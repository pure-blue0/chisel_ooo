==> flow/design.v <==
module InflighQueue(
  input         clock,
  input         reset,
  input         io_clk,
  input         io_reset,
  input         io_pop,
  input         io_push,
  input  [94:0] io_write_data,
  output        io_full,
  output        io_empty,
  output [94:0] io_read_data,
  output [2:0]  io_head_ptr,
  output [2:0]  io_tail_ptr
);
  reg [94:0] queue_0;  
  reg [94:0] queue_1;  
  reg [94:0] queue_2;  
  reg [94:0] queue_3;  
  reg [94:0] queue_4;  
  reg [94:0] queue_5;  
  reg [94:0] queue_6;  
  reg [94:0] queue_7;  
  reg [2:0] head;  
  reg [2:0] tail;  
  wire [2:0] _io_full_T_1 = tail + 3'h1;  
  wire [3:0] _GEN_10 = {{1'd0}, _io_full_T_1};  
  wire [3:0] _GEN_0 = _GEN_10 % 4'h8;  
  wire [2:0] _io_full_T_2 = _GEN_0[2:0];  
  wire [2:0] _head_T_1 = head + 3'h1;  
  wire [3:0] _GEN_11 = {{1'd0}, _head_T_1};  
  wire [3:0] _GEN_1 = _GEN_11 % 4'h8;  
  wire [2:0] _head_T_2 = _GEN_1[2:0];  
  wire [94:0] _GEN_21 = 3'h1 == head ? queue_1 : queue_0;  
  wire [94:0] _GEN_22 = 3'h2 == head ? queue_2 : _GEN_21;  
  wire [94:0] _GEN_23 = 3'h3 == head ? queue_3 : _GEN_22;  
  wire [94:0] _GEN_24 = 3'h4 == head ? queue_4 : _GEN_23;  
  wire [94:0] _GEN_25 = 3'h5 == head ? queue_5 : _GEN_24;  
  wire [94:0] _GEN_26 = 3'h6 == head ? queue_6 : _GEN_25;  
  assign io_full = _io_full_T_2 == head;  
  assign io_empty = head == tail;  
  assign io_read_data = 3'h7 == head ? queue_7 : _GEN_26;  
  assign io_head_ptr = head;  
  assign io_tail_ptr = tail;  
  always @(posedge clock) begin
    if (io_push & ~io_full) begin  
      if (3'h0 == tail) begin  
        queue_0 <= io_write_data;  
      end
    end
    if (io_push & ~io_full) begin  
      if (3'h1 == tail) begin  
        queue_1 <= io_write_data;  
      end
    end
    if (io_push & ~io_full) begin  
      if (3'h2 == tail) begin  
        queue_2 <= io_write_data;  
      end
    end
    if (io_push & ~io_full) begin  
      if (3'h3 == tail) begin  
        queue_3 <= io_write_data;  
      end
    end
    if (io_push & ~io_full) begin  
      if (3'h4 == tail) begin  
        queue_4 <= io_write_data;  
      end
    end
    if (io_push & ~io_full) begin  
      if (3'h5 == tail) begin  
        queue_5 <= io_write_data;  
      end
    end
    if (io_push & ~io_full) begin  
      if (3'h6 == tail) begin  
        queue_6 <= io_write_data;  
      end
    end
    if (io_push & ~io_full) begin  
      if (3'h7 == tail) begin  
        queue_7 <= io_write_data;  
      end
    end
    if (reset) begin  
      head <= 3'h0;  
    end else if (io_pop & ~io_empty) begin  
      head <= _head_T_2;  
    end else if (io_reset) begin  
      head <= 3'h0;  
    end
    if (reset) begin  
      tail <= 3'h0;  
    end else if (io_push & ~io_full) begin  
      tail <= _io_full_T_2;  
    end else if (io_reset) begin  
      tail <= 3'h0;  
    end
  end
endmodule
# == Tool chain data of InflighQueue ==
# Tool output for the design above, in the order of the flow.
# Line numbers count from 1 in the design file above.
# Operators carry their Yosys type and port widths (W data, S select, Z words).
# The mark -- stands for no value.
# inputs
top,InflighQueue
clock_port,clock
library,sky130hd
lib_corner,tt_025C_1v80

# == After elaboration ==
# Counts by Yosys on the flattened word-level netlist (proc, flatten, opt, wreduce; memories kept). Register bits leave out memories and registers merged into their read ports (data or address). Print and check cells are left out. Cells with the same type and inputs are merged into one.
# op_classes
logic,4
muxes,10
n_reduce_logical,11
equal,16
n_addsub,2
# op_table
operator,n
$mux W95,7
$eq A3 B3 Y1 const A,8
$reduce_and A2 Y1,8
$eq A2 B3 Y1 const A,4
$mux W3,3
$eq A1 B3 Y1 const A,2
$add A3 B1 Y3 const B,2
$eq A3 B3 Y1,2
$reduce_bool A2 Y1,2
$logic_not A3 Y1,1
$and A1 B1 Y1,2
$not A1 Y1,2
# bits
output_inout_bits,103
inputBits,101
regBits,766
wordCells,53

# == Longest topological paths ==
# Longest topological path by Yosys (ltp), each cell counted once; first at word level (registers and memories cut), then after technology mapping (sequential cells cut; the memories' decode and read muxes count).
# logic_depth
depth_word,8
ABC_AREA,0
mapped_depth,10

# == Mapped cells and area ==
# The flow's flattened synthesis, as Yosys stat reports it; memories are mapped. The netlist is that of the ABC_AREA named above (0 if unset); the other value can give another one.
# mapped
cells,1925
seqArea_mm2,0.022942
flip_flops,766
buffers,150
mapped_area_mm2,0.0302027
# by_type
type,n
sky130_fd_sc_hd__edfxtp_1,760
sky130_fd_sc_hd__a221oi_1,190
sky130_fd_sc_hd__inv_1,290
sky130_fd_sc_hd__a221o_1,95
sky130_fd_sc_hd__o22a_1,95
sky130_fd_sc_hd__a22oi_1,95
sky130_fd_sc_hd__o22ai_1,95
sky130_fd_sc_hd__clkbuf_1,121
sky130_fd_sc_hd__nor2_1,98
sky130_fd_sc_hd__ha_1,12
sky130_fd_sc_hd__dfxtp_1,6
sky130_fd_sc_hd__buf_6,7
sky130_fd_sc_hd__buf_1,16
sky130_fd_sc_hd__and3_1,6
sky130_fd_sc_hd__o31ai_1,5
sky130_fd_sc_hd__xor2_1,4
sky130_fd_sc_hd__buf_2,6
sky130_fd_sc_hd__or4_1,3
# Not listed: further types 14, cells in them 21.

# == Timing after synthesis ==
# Path of least setup slack by OpenSTA after synthesis, without wires, with an ideal clock, recovery checks aside; 20% of the period is set as input and as output delay. Where synthesis merged equal registers, the netlist keeps one of their names.
# synth_path
path_kind,reg2reg
startpoint,register tail[0]
endpoint,register queue_4[0]
launch_ps,0
setup_slack_ps,319
driving_pins,7
required_ps,4075
path_buffers,1
delay_ps,4221
arrival_time_ps,3756
period_ps,4540
synth_period_reached_ps,4221
# "delay_ps" = arrival - input delay + setup time.
# "driving_pins" counts driving pins, that of a launching flip-flop among them; a cell with two outputs on the path counts twice.
# "synth_period_reached_ps" = period - worst setup slack (recovery checks aside). The figure is calculated, with input and output delays left at 20% of the set period.
# The rows between start and end are the longest chain of elaborated cells between them; the timing report does not say that the signal goes this way. Where chains are equally long, one stands for them.
# Each line given opens the expression or statement behind the cell; cells for indexed reads and writes are added by Yosys, which also makes memories of some case tables.
# At most two assigning lines are given for a register; there are more.
# synth_via
cell_sequence,sky130_fd_sc_hd__dfxtp_1 sky130_fd_sc_hd__ha_1 sky130_fd_sc_hd__ha_1 sky130_fd_sc_hd__xnor2_1 sky130_fd_sc_hd__o31a_1 sky130_fd_sc_hd__clkbuf_1 sky130_fd_sc_hd__and3_1
elab_chain_len,5
cells_between,6
cone_classes,1 x add/sub; 2 x eq/ne; 2 x logic; 1 x reduce/logical
# synth_rtl
element,line_no,rtl
"start, declared",24,reg [2:0] tail;
"start, assigned",93,tail <= 3'h0;
"start, assigned",95,tail <= _io_full_T_2;
$add A3 B1 Y3,25,wire [2:0] _io_full_T_1 = tail + 3'h1;
$eq A3 B3 Y1,39,assign io_full = _io_full_T_2 == head;
$not A1 Y1,65,if (io_push & ~io_full) begin
$and A1 B1 Y1,65,
$reduce_and A2 Y1,--,
"end, assigned",67,queue_4 <= io_write_data;
"end, declared",19,reg [94:0] queue_4;

# == Path in the finished layout ==
# From the final timing report of run 1: the path of least setup slack in the routed layout; clock arrival at registers is part of the times.
# The report prints the path's times to 10 ps; the period is as set.
# layout_path
path_kind,reg2out
startpoint,register head[0]
endpoint,output io_read_data[26]
driving_pins,9
launch_ps,610
out_delay_ps,940
arrival_time_ps,3380
path_buffers,2
period_ps,4710
required_ps,3770
setup_slack_ps,390
# The rows between start and end are the longest chain of elaborated cells between them; the timing report does not say that the signal goes this way. Where chains are equally long, one stands for them.
# At most two assigning lines are given for a register; there are more.
# layout_via
cell_sequence,sky130_fd_sc_hd__dfxtp_4 sky130_fd_sc_hd__ha_2 sky130_fd_sc_hd__ha_4 sky130_fd_sc_hd__or4_4 sky130_fd_sc_hd__o31a_4 sky130_fd_sc_hd__buf_16 sky130_fd_sc_hd__o22a_1 sky130_fd_sc_hd__a221o_1 sky130_fd_sc_hd__clkdlybuf4s50_1
elab_chain_len,8
cells_between,14
cone_lines,7
cone_classes,7 x eq/ne; 7 x mux
# layout_rtl
element,line_no,rtl
"start, declared",23,reg [2:0] head;
"start, assigned",86,head <= 3'h0;
"start, assigned",88,head <= _head_T_2;
$eq A1 B3 Y1,33,wire [94:0] _GEN_21 = 3'h1 == head ? queue_1 : queue_0;
$mux W95,33,
$mux W95,34,wire [94:0] _GEN_22 = 3'h2 == head ? queue_2 : _GEN_21;
$mux W95,35,wire [94:0] _GEN_23 = 3'h3 == head ? queue_3 : _GEN_22;
$mux W95,36,wire [94:0] _GEN_24 = 3'h4 == head ? queue_4 : _GEN_23;
$mux W95,37,wire [94:0] _GEN_25 = 3'h5 == head ? queue_5 : _GEN_24;
$mux W95,38,wire [94:0] _GEN_26 = 3'h6 == head ? queue_6 : _GEN_25;
$mux W95,41,assign io_read_data = 3'h7 == head ? queue_7 : _GEN_26;
"end, declared",11,"output [94:0] io_read_data,"

# Module InflighQueue, platform sky130hd: 2 stored runs of the flow (Yosys, OpenROAD) with differing settings, in no particular order. Input and output delays are each 20% of the period that was set; the output load is 0.01 pF.
# "period_reached_ps": clock period set for the run, less the worst setup slack. It is reckoned from that one timing run; input and output delays stay at 20% of the period that was set.
# "timing.worst_path_ps" = time allowed to the worst setup path (clock period - input delay - output delay, where it has them) - its slack; a late launch clock adds to it, a late capture clock takes from it.
# By "power.total_mw" is meant OpenSTA's value without simulated activity: inputs other than the clock are taken to toggle once in ten clock periods, and the tool carries that through the logic.
# "timing.worst_path_ps" is known to 10 ps.
# Among the settings, n/a means not set for that run.
run name,period_ns,CORE_UTILIZATION,SETUP_SLACK_MARGIN,PLACE_DENSITY,CORE_ASPECT_RATIO,CORE_MARGIN,CELL_PAD_IN_SITES_GLOBAL_PLACEMENT,CELL_PAD_IN_SITES_DETAIL_PLACEMENT,TNS_END_PERCENT,GPL_ROUTABILITY_DRIVEN,CTS_CLUSTER_DIAMETER,SLEW_MARGIN,CAP_MARGIN,PLACE_DENSITY_LB_ADDON,CTS_CLUSTER_SIZE,MAX_ROUTING_LAYER,synthesis_area_mm2,die_footprint_mm2,cell_area_final_mm2,layout_utilization_pct,worstSetupSlack_ps,total_negative_slack_ps,hold_ws_ps,power.total_mw,period_reached_ps,timing.worst_path_ps,path_kind
run 1,4.71,50,0.33,0.53,0.64,6,3,1,75,1,169,5,20,n/a,n/a,n/a,0.0302027,0.0665957,0.0360733,61.0,386,0,549,15.732,4324,3380,reg2out
run 2,5.64,27,1.57,n/a,0.51,5,n/a,n/a,50,1,n/a,20,0,0.05,30,met4,0.0302027,0.119034,0.0375798,33.9,1303,0,666,13.472,4337,3210,reg2out
